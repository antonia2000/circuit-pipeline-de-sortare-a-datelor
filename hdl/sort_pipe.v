==> flow/design.v <==
module sort_pipe #(
parameter DATA_WIDTH='d8
)(
input 				          clk,
input 				          rst_n,
input 					      client_val,
input [(8*DATA_WIDTH)-1:0]    client_data,
output reg                    client_rdy,
input 				          sort_rdy,
output reg                    sort_val,
output reg [8*DATA_WIDTH-1:0]   sort_data
);
reg [DATA_WIDTH-1 : 0] D0;
reg [DATA_WIDTH-1 : 0] D1;
reg [DATA_WIDTH-1 : 0] D2;
reg [DATA_WIDTH-1 : 0] D3;
reg [DATA_WIDTH-1 : 0] D4;
reg [DATA_WIDTH-1 : 0] D5;
reg [DATA_WIDTH-1 : 0] D6;
reg [DATA_WIDTH-1 : 0] D7;
reg [DATA_WIDTH-1:0] P0_C0_MAX;
reg [DATA_WIDTH-1:0] P0_C0_MIN;
reg [DATA_WIDTH-1:0] P0_C1_MIN;
reg [DATA_WIDTH-1:0] P0_C1_MAX;
reg [DATA_WIDTH-1:0] P0_C2_MAX;
reg [DATA_WIDTH-1:0] P0_C2_MIN;
reg [DATA_WIDTH-1:0] P0_C3_MIN;
reg [DATA_WIDTH-1:0] P0_C3_MAX;
reg [DATA_WIDTH-1:0] P1_C0_MAX;
reg [DATA_WIDTH-1:0] P1_C0_MIN;
reg [DATA_WIDTH-1:0] P1_C1_MIN;
reg [DATA_WIDTH-1:0] P1_C1_MAX;
reg [DATA_WIDTH-1:0] P1_C2_MAX;
reg [DATA_WIDTH-1:0] P1_C2_MIN;
reg [DATA_WIDTH-1:0] P1_C3_MIN;
reg [DATA_WIDTH-1:0] P1_C3_MAX;
reg [DATA_WIDTH-1:0] P2_C0_MIN;
reg [DATA_WIDTH-1:0] P2_C0_MAX;
reg [DATA_WIDTH-1:0] P2_C1_MIN;
reg [DATA_WIDTH-1:0] P2_C1_MAX;
reg [DATA_WIDTH-1:0] P3_C0_MIN;
reg [DATA_WIDTH-1:0] P3_C0_MAX;
reg [DATA_WIDTH-1:0] P3_C1_MIN;
reg [DATA_WIDTH-1:0] P3_C1_MAX;
reg [DATA_WIDTH-1:0] P3_C2_MIN;
reg [DATA_WIDTH-1:0] P3_C2_MAX;
reg [DATA_WIDTH-1:0] P3_C3_MIN;
reg [DATA_WIDTH-1:0] P3_C3_MAX;
reg [DATA_WIDTH-1:0] P4_C0_MIN;
reg [DATA_WIDTH-1:0] P4_C0_MAX;
reg [DATA_WIDTH-1:0] P4_C1_MAX;
reg [DATA_WIDTH-1:0] P4_C1_MIN;
reg [DATA_WIDTH-1:0] P4_C2_MIN;
reg [DATA_WIDTH-1:0] P4_C2_MAX;
reg [DATA_WIDTH-1:0] P4_C3_MAX;
reg [DATA_WIDTH-1:0] P4_C3_MIN;
reg [DATA_WIDTH-1:0] P5_C0_MIN;
reg [DATA_WIDTH-1:0] P5_C0_MAX;
reg [DATA_WIDTH-1:0] P5_C1_MAX;
reg [DATA_WIDTH-1:0] P5_C1_MIN;
reg [DATA_WIDTH-1:0] P5_C2_MIN;
reg [DATA_WIDTH-1:0] P5_C2_MAX;
reg [DATA_WIDTH-1:0] P5_C3_MAX;
reg [DATA_WIDTH-1:0] P5_C3_MIN;
always @(posedge clk or negedge rst_n) begin
if(~rst_n) D0 <= 'b0;
else if(sort_rdy) D0 <= client_data[DATA_WIDTH-1 : 0];
end
always @(posedge clk or negedge rst_n) begin
if(~rst_n) D1 <= 'b0;
else if(sort_rdy) D1 <=client_data[(2*DATA_WIDTH)-1 : DATA_WIDTH]; 
end
always @(posedge clk or negedge rst_n) begin
if(~rst_n) D2 <= 'b0;
else if(sort_rdy) D2 <=client_data[(3*DATA_WIDTH)-1 :(2*DATA_WIDTH)];
end 
always @(posedge clk or negedge rst_n) begin
if(~rst_n) D3 <= 'b0;
else if(sort_rdy) D3 <=client_data[(4*DATA_WIDTH)-1 :(3*DATA_WIDTH)];
end 
always @(posedge clk or negedge rst_n) begin
if(~rst_n) D4 <= 'b0;
else if(sort_rdy) D4 <=client_data[(5*DATA_WIDTH)-1 :(4*DATA_WIDTH)];
end 
always @(posedge clk or negedge rst_n) begin
if(~rst_n) D5 <= 'b0;
else if(sort_rdy) D5 <=client_data[(6*DATA_WIDTH)-1 :(5*DATA_WIDTH)];
end 
always @(posedge clk or negedge rst_n) begin
if(~rst_n) D6 <= 'b0;
else if(sort_rdy) D6 <=client_data[(7*DATA_WIDTH)-1 :(6*DATA_WIDTH)];
end 
always @(posedge clk or negedge rst_n) begin
if(~rst_n) D7 <= 'b0;
else if(sort_rdy) D7 <=client_data[(8*DATA_WIDTH)-1 :(7*DATA_WIDTH)]; 
end 
always @(posedge clk or negedge rst_n) begin
	if(~rst_n) P0_C0_MIN <= 'b0;
	else if (D0 < D1) begin
		P0_C0_MIN <= D0;
	end
	else P0_C0_MIN <= D1;
end
always @(posedge clk or negedge rst_n) begin
	if(~rst_n) P0_C0_MAX <= 'b0;
	else if (D0 > D1) begin
		P0_C0_MAX <= D0;
	end
	else P0_C0_MAX <= D1;
end
always @(posedge clk or negedge rst_n) begin
	if(~rst_n) P0_C1_MIN <= 'b0;
	else if (D2 < D3) begin
		P0_C1_MIN <= D2;
	end
	else P0_C1_MIN <= D3;
end
always @(posedge clk or negedge rst_n) begin
	if(~rst_n) P0_C1_MAX <= 'b0;
	else if (D2 > D3) begin
		P0_C1_MAX <= D2;
	end
	else P0_C1_MAX <= D3;
end
always @(posedge clk or negedge rst_n) begin
	if(~rst_n) P0_C2_MIN <= 'b0;
	else if (D4 < D5) begin
		P0_C2_MIN <= D4;
	end
	else P0_C2_MIN <= D5;
end
always @(posedge clk or negedge rst_n) begin
	if(~rst_n) P0_C2_MAX <= 'b0;
	else if (D4 > D5) begin
		P0_C2_MAX <= D4;
	end
	else P0_C2_MAX <= D5;
end
always @(posedge clk or negedge rst_n) begin
	if(~rst_n) P0_C3_MIN <= 'b0;
	else if (D6 < D7) begin
		P0_C3_MIN <= D6;
	end
	else P0_C3_MIN <= D7;
end
always @(posedge clk or negedge rst_n) begin
	if(~rst_n) P0_C3_MAX <= 'b0;
	else if (D6 > D7) begin
		P0_C3_MAX <= D6;
	end
	else P0_C3_MAX <= D7;
end
always @(posedge clk or negedge rst_n) begin
if(~rst_n) P1_C0_MIN <= 'b0;
	else if (P0_C0_MIN < P0_C1_MIN) begin
		P1_C0_MIN <=P0_C0_MIN;
	end
	else P1_C0_MIN <= P0_C1_MIN;
end
always @(posedge clk or negedge rst_n) begin
if(~rst_n) P1_C0_MAX <= 'b0;
	else if (P0_C0_MIN >P0_C1_MIN) begin
		P1_C0_MAX <=P0_C0_MIN;
	end
	else P1_C0_MAX <= P0_C1_MIN;
end
always @(posedge clk or negedge rst_n) begin
if(~rst_n) P1_C1_MIN <= 'b0;
	else if (P0_C0_MAX < P0_C1_MAX) begin
		P1_C1_MIN <=P0_C0_MAX;
	end
	else P1_C1_MIN <= P0_C1_MAX;
end
always @(posedge clk or negedge rst_n) begin
if(~rst_n) P1_C1_MAX <= 'b0;
	else if (P0_C0_MAX >P0_C1_MAX) begin
		P1_C1_MAX <=P0_C0_MAX;
	end
	else P1_C1_MAX <= P0_C1_MAX;
end
always @(posedge clk or negedge rst_n) begin
if(~rst_n) P1_C2_MIN <= 'b0;
	else if (P0_C2_MIN < P0_C3_MIN) begin
		P1_C2_MIN <=P0_C2_MIN;
	end
	else P1_C2_MIN <= P0_C3_MIN;
end
always @(posedge clk or negedge rst_n) begin
if(~rst_n) P1_C2_MAX <= 'b0;
	else if (P0_C2_MIN >P0_C3_MIN) begin
		P1_C2_MAX <=P0_C2_MIN;
end
	else P1_C2_MAX <= P0_C3_MIN;
end
always @(posedge clk or negedge rst_n) begin
if(~rst_n) P1_C3_MIN <= 'b0;
	else if (P0_C2_MAX < P0_C3_MAX) begin
		P1_C3_MIN <=P0_C2_MAX;
	end
	else P1_C3_MIN <= P0_C3_MAX;
end
always @(posedge clk or negedge rst_n) begin
if(~rst_n) P1_C3_MAX <= 'b0;
	else if (P0_C2_MAX >P0_C3_MAX) begin
		P1_C3_MAX <=P0_C2_MAX;
	end
	else P1_C3_MAX <= P0_C3_MAX;
end
always @(posedge clk or negedge rst_n) begin
if(~rst_n) P2_C0_MIN <= 'b0;
else if(P1_C0_MAX<P1_C1_MIN)begin
       P2_C0_MIN<=P1_C0_MAX;
end
	 else P2_C0_MIN<=P1_C1_MIN;
	end
always @(posedge clk or negedge rst_n) begin  
if(~rst_n) P2_C0_MAX <= 'b0;
else if(P1_C0_MAX>P1_C1_MIN) begin
     P2_C0_MAX<=P1_C0_MAX;
	 end
	 else P2_C0_MAX<=P1_C1_MIN;
	 end
always @(posedge clk or negedge rst_n) begin
if(~rst_n) P2_C1_MIN <= 'b0;
else if(P1_C2_MAX<P1_C3_MIN)begin
     P2_C1_MIN<=P1_C2_MAX;
	 end
	 else P2_C1_MIN<=P1_C3_MIN;
	 end
always @(posedge clk or negedge rst_n) begin  
if(~rst_n) P2_C1_MAX <= 'b0;
else if(P1_C2_MAX>P1_C3_MIN)begin
     P2_C1_MAX<=P1_C2_MAX;
	 end
	 else P2_C1_MAX<=P1_C3_MIN;
	 end
always @(posedge clk or negedge rst_n) begin
if(~rst_n) P3_C0_MIN <= 'b0;
else if(P1_C0_MIN<P1_C2_MIN)begin
     P3_C0_MIN<=P1_C0_MIN;
	 end
	 else P3_C0_MIN<=P1_C2_MIN;
end
always @(posedge clk or negedge rst_n) begin
if(~rst_n) P3_C2_MIN <= 'b0;
else if(P1_C0_MIN<P1_C2_MIN)begin
     P3_C2_MIN<=P1_C2_MIN;
	 end
	 else P3_C2_MIN<=P1_C0_MIN;
end
always @(posedge clk or negedge rst_n) begin
if(~rst_n) P3_C0_MAX <= 'b0;
else if(P2_C0_MIN<P2_C1_MIN)begin
     P3_C0_MAX<=P2_C0_MIN;
	 end
	 else P3_C0_MAX<=P2_C1_MIN;
	 end
always @(posedge clk or negedge rst_n) begin
if(~rst_n) P3_C2_MAX <= 'b0;
else if(P2_C0_MIN<P2_C1_MIN)begin
     P3_C2_MAX<=P2_C1_MIN;
	 end
	 else P3_C2_MAX<=P2_C0_MIN;
 end
 always @(posedge clk or negedge rst_n) begin
 if(~rst_n)P3_C1_MIN<='b0;
 else if(P2_C0_MAX<P2_C1_MAX)begin
  P3_C1_MIN<=P2_C0_MAX;
  end
  else P3_C1_MIN<=P2_C1_MAX;
  end
   always @(posedge clk or negedge rst_n) begin
 if(~rst_n)P3_C3_MIN<='b0;
 else if(P2_C0_MAX<P2_C1_MAX)begin
  P3_C3_MIN<=P2_C1_MAX;
  end
  else P3_C3_MIN<=P2_C0_MAX;
  end
  always @(posedge clk or negedge rst_n) begin
 if(~rst_n)P3_C1_MAX<='b0;
 else if(P1_C1_MAX<P1_C3_MAX)begin
  P3_C1_MAX<=P1_C1_MAX;
  end
  else P3_C1_MAX<=P1_C3_MAX;
  end
   always @(posedge clk or negedge rst_n) begin
 if(~rst_n)P3_C3_MAX<='b0;
 else if(P1_C1_MAX<P1_C3_MAX)begin
  P3_C3_MAX<=P1_C3_MAX;
  end
  else P3_C3_MAX<=P1_C1_MAX;
  end
always @(posedge clk or negedge rst_n) begin
  if(~rst_n)P4_C1_MIN<='b0;
  else if(P3_C1_MIN>P3_C2_MIN)begin
  P4_C1_MIN<=P3_C2_MIN;
  end
  else P4_C1_MIN <=P3_C1_MIN;
  end
always @(posedge clk or negedge rst_n) begin
  if(~rst_n)P4_C2_MIN<='b0;
  else if(P3_C1_MIN>P3_C2_MIN)begin
  P4_C2_MIN<=P3_C1_MIN;
  end
  else P4_C2_MIN <=P3_C2_MIN;
  end 
always @(posedge clk or negedge rst_n) begin
   if(~rst_n) P4_C1_MAX<='b0;
   else if(P3_C1_MAX<P3_C2_MAX)begin
   P4_C1_MAX<=P3_C1_MAX;
   end
   else  P4_C1_MAX<=P3_C2_MAX;
   end
always @(posedge clk or negedge rst_n) begin
   if(~rst_n)P4_C2_MAX<='b0;
   else if(P3_C1_MAX<P3_C2_MAX)begin
   P4_C2_MAX<=P3_C2_MAX;
   end
   else P4_C2_MAX<=P3_C1_MAX;
   end
always @(posedge clk or negedge rst_n) begin
   if(~rst_n)P5_C0_MAX<='b0;
   else if(P3_C0_MAX>P4_C1_MIN)begin
   P5_C0_MAX<=P4_C1_MIN;
   end
   else P5_C0_MAX<=P3_C0_MAX;
   end
always @(posedge clk or negedge rst_n) begin
   if(~rst_n)P5_C1_MIN<='b0;
   else if(P3_C0_MAX>P4_C1_MIN)begin
   P5_C1_MIN<=P3_C0_MAX;
   end
   else  P5_C1_MIN<=P4_C1_MIN;
end
always @(posedge clk or negedge rst_n) begin
   if(~rst_n)P5_C1_MAX<='b0;
   else if(P4_C1_MAX>P4_C2_MIN)begin
   P5_C1_MAX<=P4_C2_MIN;
   end
   else  P5_C1_MAX<=P4_C1_MAX;
end
always @(posedge clk or negedge rst_n) begin
   if(~rst_n)P5_C2_MIN<='b0;
   else if(P4_C1_MAX>P4_C2_MIN)begin
   P5_C2_MIN<=P4_C1_MAX;
   end
   else P5_C2_MIN<=P4_C2_MIN;
   end
always @(posedge clk or negedge rst_n) begin
   if(~rst_n)P5_C2_MAX<='b0;
   else if(P4_C2_MAX>P3_C3_MIN)begin
   	P5_C2_MAX<=P3_C3_MIN;
   end
   else  P5_C2_MAX<=P4_C2_MAX;
end
always @(posedge clk or negedge rst_n) begin
   if(~rst_n)P5_C3_MIN<='b0;
   else if(P4_C2_MAX>P3_C3_MIN)begin
   P5_C3_MIN<=P4_C2_MAX;
   end
   else P5_C3_MIN<=P3_C3_MIN;
   end
 always @(posedge clk or negedge rst_n) begin
	 if(~rst_n)sort_data<=64'b0;
	 else
     sort_data={P3_C0_MIN,P5_C0_MAX,P5_C1_MIN,P5_C1_MAX,P5_C2_MIN,P5_C2_MAX,P5_C3_MIN,P3_C3_MAX};
	 end
   endmodule
**Tool chain data of sort_pipe**

What the tools print for sort_pipe, step after step.
Lines are those of the file above, counted from 1.
Cell names lack the library's common part.
The mark -- stands for no value.

- Top module: sort_pipe
- Clock port: clk
- Standard-cell library: sky130hd
- Corner: tt_025C_1v80

**Word level**

Counts by Yosys on the flattened word-level netlist (proc, flatten, opt, wreduce; memories kept). Register bits leave out memories and registers merged into their read ports (data or address); mux counts leave out enables and synchronous resets folded into registers. Print and check cells are left out. Cells with the same type and inputs are merged into one.

- Word width x clocked read ports: 0
- Output and inout port bits: 66
- Latch bits: 0
- Memories: 0
- Elaborated cells: 114
- RAM bits: 0
- Bits in read-only memories: 0
- Register bits: 432
- Input bits: 68

- Div/mod/pow operators: 0
- Bitwise operators: 0
- $add $sub $neg: 0
- Equality and inequality tests: 0
- Reduce/logical cells: 0
- Muxes and demuxes: 38
- Order comparisons: 29
- Shift-type cells: 0
- Multipliers: 0

Operators with widths:

| operator | number |
|---|---|
| 8-bit two-way mux | 38 |
| 8-bit less-than comparator | 15 |
| 8-bit > comparator | 14 |

**Longest topological paths**

Yosys ltp: most cells in a row. Word level: on the elaborated netlist, between registers, memories and ports. Mapped: between sequential cells and ports; inverters and the memories' decode and read muxes count.

- Depth in word-level cells: 2
- ABC_AREA: 0
- Mapped depth: 8

**After synthesis**

Yosys stat after the flow's synthesis: flattened, memories mapped to cells. It holds for the ABC_AREA given above (unset counts as 0); a run with the other value may have another netlist.
The area totals of this step are shown rounded.

Cell types:

| cell | number | total area (µm²) |
|---|---|---|
| dfrtp_1 | 432 | 1.08E+04 |
| mux2_2 | 276 | 3.11E+03 |
| ha_1 | 147 | 1.84E+03 |
| mux2_4 | 50 | 750.72 |
| inv_1 | 147 | 551.779 |
| o21ai_0 | 48 | 240.23 |
| o32ai_4 | 7 | 192.685 |
| nand4_1 | 30 | 187.68 |
| nor3_4 | 10 | 162.656 |
| nand2_1 | 38 | 142.637 |
| o31ai_4 | 6 | 127.622 |
| a21oi_1 | 25 | 125.12 |
| mux2_1 | 10 | 112.608 |
| buf_6 | 9 | 101.347 |
| a211oi_1 | 13 | 97.594 |
| a21oi_2 | 10 | 87.584 |
| nor2b_1 | 14 | 87.584 |
| nor2_1 | 18 | 67.565 |

Not listed: further types 16, cells in them 66.

- Cell count: 1356
- Cell area after synthesis: 19300 µm²
- Flip-flop cells: 432

**Path before layout**

Source: OpenSTA report_checks on the synthesized netlist (no wires, ideal clock, input and output delay 20% of the period each), path of least setup slack; recovery checks are left aside. Register names are those of the netlist, which keeps one name where synthesis merged equal registers.

- Path kind: register to register
- Start point: reg P4_C1_MAX[1]
- End point: reg P5_C1_MAX[4]
- Stages: 8
- Library setup time: 0.125 ns
- Clock period: 2.03 ns
- Launch time at the first pin: 0.000 ns
- Arrival time: 1.849 ns
- Delay of the path: 1.974 ns
- Path slack: 0.056 ns
- Data required time: 1.905 ns
- Synthesis period reached: 1.974 ns

"delay of the path" = arrival - input delay + setup time.
"stages": output pins that drive a net of the path, with the launching flip-flop's if there is one; two outputs of one cell count as two.
"synthesis period reached" = period - worst setup slack (recovery checks aside). The figure is calculated, with input and output delays left at 20% of the set period.
Between the ends stands the longest chain of elaborated cells between them, by number of cells; it is not shown to be the way that was timed. Of several equally long chains one is given.
Each line given opens the expression or statement behind the cell; cells for indexed reads and writes are added by Yosys, which also makes memories of some case tables.
A register here has more assigning lines than the two given.

- Path through: dfrtp_1 > ha_1 > nor2b_1 > o21ai_0 > a21boi_1 > o31ai_4 > buf_6 > mux2_2
- Cells in the longest elaborated chain: 2
- Elaborated cells between the ends (all ways): 2
- Classes of those cells: compare (1); mux (1)

Ends and longest elaborated chain, post-synthesis:

| what | line | RTL |
|---|---|---|
| start: declaration | 51 | `reg [DATA_WIDTH-1:0] P4_C1_MAX;` |
| start: assignment | 308 | `if(~rst_n) P4_C1_MAX<='b0;` |
| start: assignment | 310 | `P4_C1_MAX<=P3_C1_MAX;` |
| 8-bit > comparator | 337 | `else if(P4_C1_MAX>P4_C2_MIN)begin` |
| 8-bit two-way mux | 337 |  |
| end: assignment | 336 | `if(~rst_n)P5_C1_MAX<='b0;` |
| end: assignment | 338 | `P5_C1_MAX<=P4_C2_MIN;` |
| end: declaration | 59 | `reg [DATA_WIDTH-1:0] P5_C1_MAX;` |

**Worst path after layout**

Path of least setup slack in the final report of flow run A (OpenROAD, finished layout, wires in). Where an end is a register, its clock arrival counts in the times.

- Path kind: register to register
- Start point: reg P0_C3_MAX[1]
- End point: reg P1_C3_MAX[6]
- Stages: 9
- Arrival time: 2.56 ns
- Library setup time: 0.12 ns
- Clock period: 2.11 ns
- Launch time at the first pin: 0.56 ns
- Path slack: 0.00 ns
- Data required time: 2.56 ns

Between the ends stands the longest chain of elaborated cells between them, by number of cells; it is not shown to be the way that was timed. Of several equally long chains one is given.
A register here has more assigning lines than the two given.

- Path through: dfrtp_1 > inv_2 > ha_4 > nor2b_4 > o211ai_1 > a21oi_4 > o32ai_4 > buf_6 > mux2_4
- Cells in the longest elaborated chain: 2
- Elaborated cells between the ends (all ways): 2
- Classes of those cells: compare (1); mux (1)

Ends and longest elaborated chain, after layout:

| what | line | RTL |
|---|---|---|
| start: declaration | 28 | `reg [DATA_WIDTH-1:0] P0_C3_MAX;` |
| start: assignment | 147 | `if(~rst_n) P0_C3_MAX <= 'b0;` |
| start: assignment | 149 | `P0_C3_MAX <= D6;` |
| 8-bit > comparator | 204 | `else if (P0_C2_MAX >P0_C3_MAX) begin` |
| 8-bit two-way mux | 204 |  |
| end: assignment | 203 | `if(~rst_n) P1_C3_MAX <= 'b0;` |
| end: assignment | 205 | `P1_C3_MAX <=P0_C2_MAX;` |
| end: declaration | 36 | `reg [DATA_WIDTH-1:0] P1_C3_MAX;` |

Ticket comment

Design sort_pipe on sky130hd. What follows are 2 stored runs of the flow, each under its own settings; their order means nothing. The constraints put input and output delay at 20% of the set period each and load the outputs with 0.01 pF.
"achieved period" = clock period - worst setup slack. The figure is calculated, with input and output delays left at 20% of the set period.
"time on the worst setup path" means the part of the period allowed to the worst setup path (the constraints hold back 20% at inputs and 20% at outputs) less its slack; where the path has registers, the arrival times of their clocks count too.
"total power of the final layout" rests on the timing tool's default activity at the inputs, not on a simulated workload.
The results are shown rounded.
A setting shown as - is not set for that run.

| name | flow run A | flow run B |
|---|---|---|
| period_ns | 2.11 | 1.47 |
| CORE_UTILIZATION | 21 | 15 |
| CAP_MARGIN | 20 | 20 |
| CORE_MARGIN | 2 | 2 |
| SLEW_MARGIN | 20 | 15 |
| CORE_ASPECT_RATIO | - | 0.58 |
| TNS_END_PERCENT | - | 25 |
| ABC_AREA | - | 0 |
| GPL_TIMING_DRIVEN | - | 1 |
| GPL_ROUTABILITY_DRIVEN | - | 1 |
| MAX_ROUTING_LAYER | - | met4 |
| final setup TNS (ns) | 0.000 | -135 |
| area of the die (µm²) | 94300 | 132000 |
| achieved period (ns) | 2.108 | 2.051 |
| utilization (%) | 27.8 | 22.4 |
| total power of the final layout (W) | 0.0433 | 0.0684 |
| time on the worst setup path (ns) | 2.11 | 2.05 |
| worst setup path kind | register to register | register to register |
| standard-cell area after layout (µm²) | 25400 | 28700 |
| smallest hold slack (ns) | 0.346 | 0.107 |
| worst setup slack after layout (ns) | 0.002 | -0.581 |
| area of the synthesized netlist (µm²) | 19300 | 19300 |
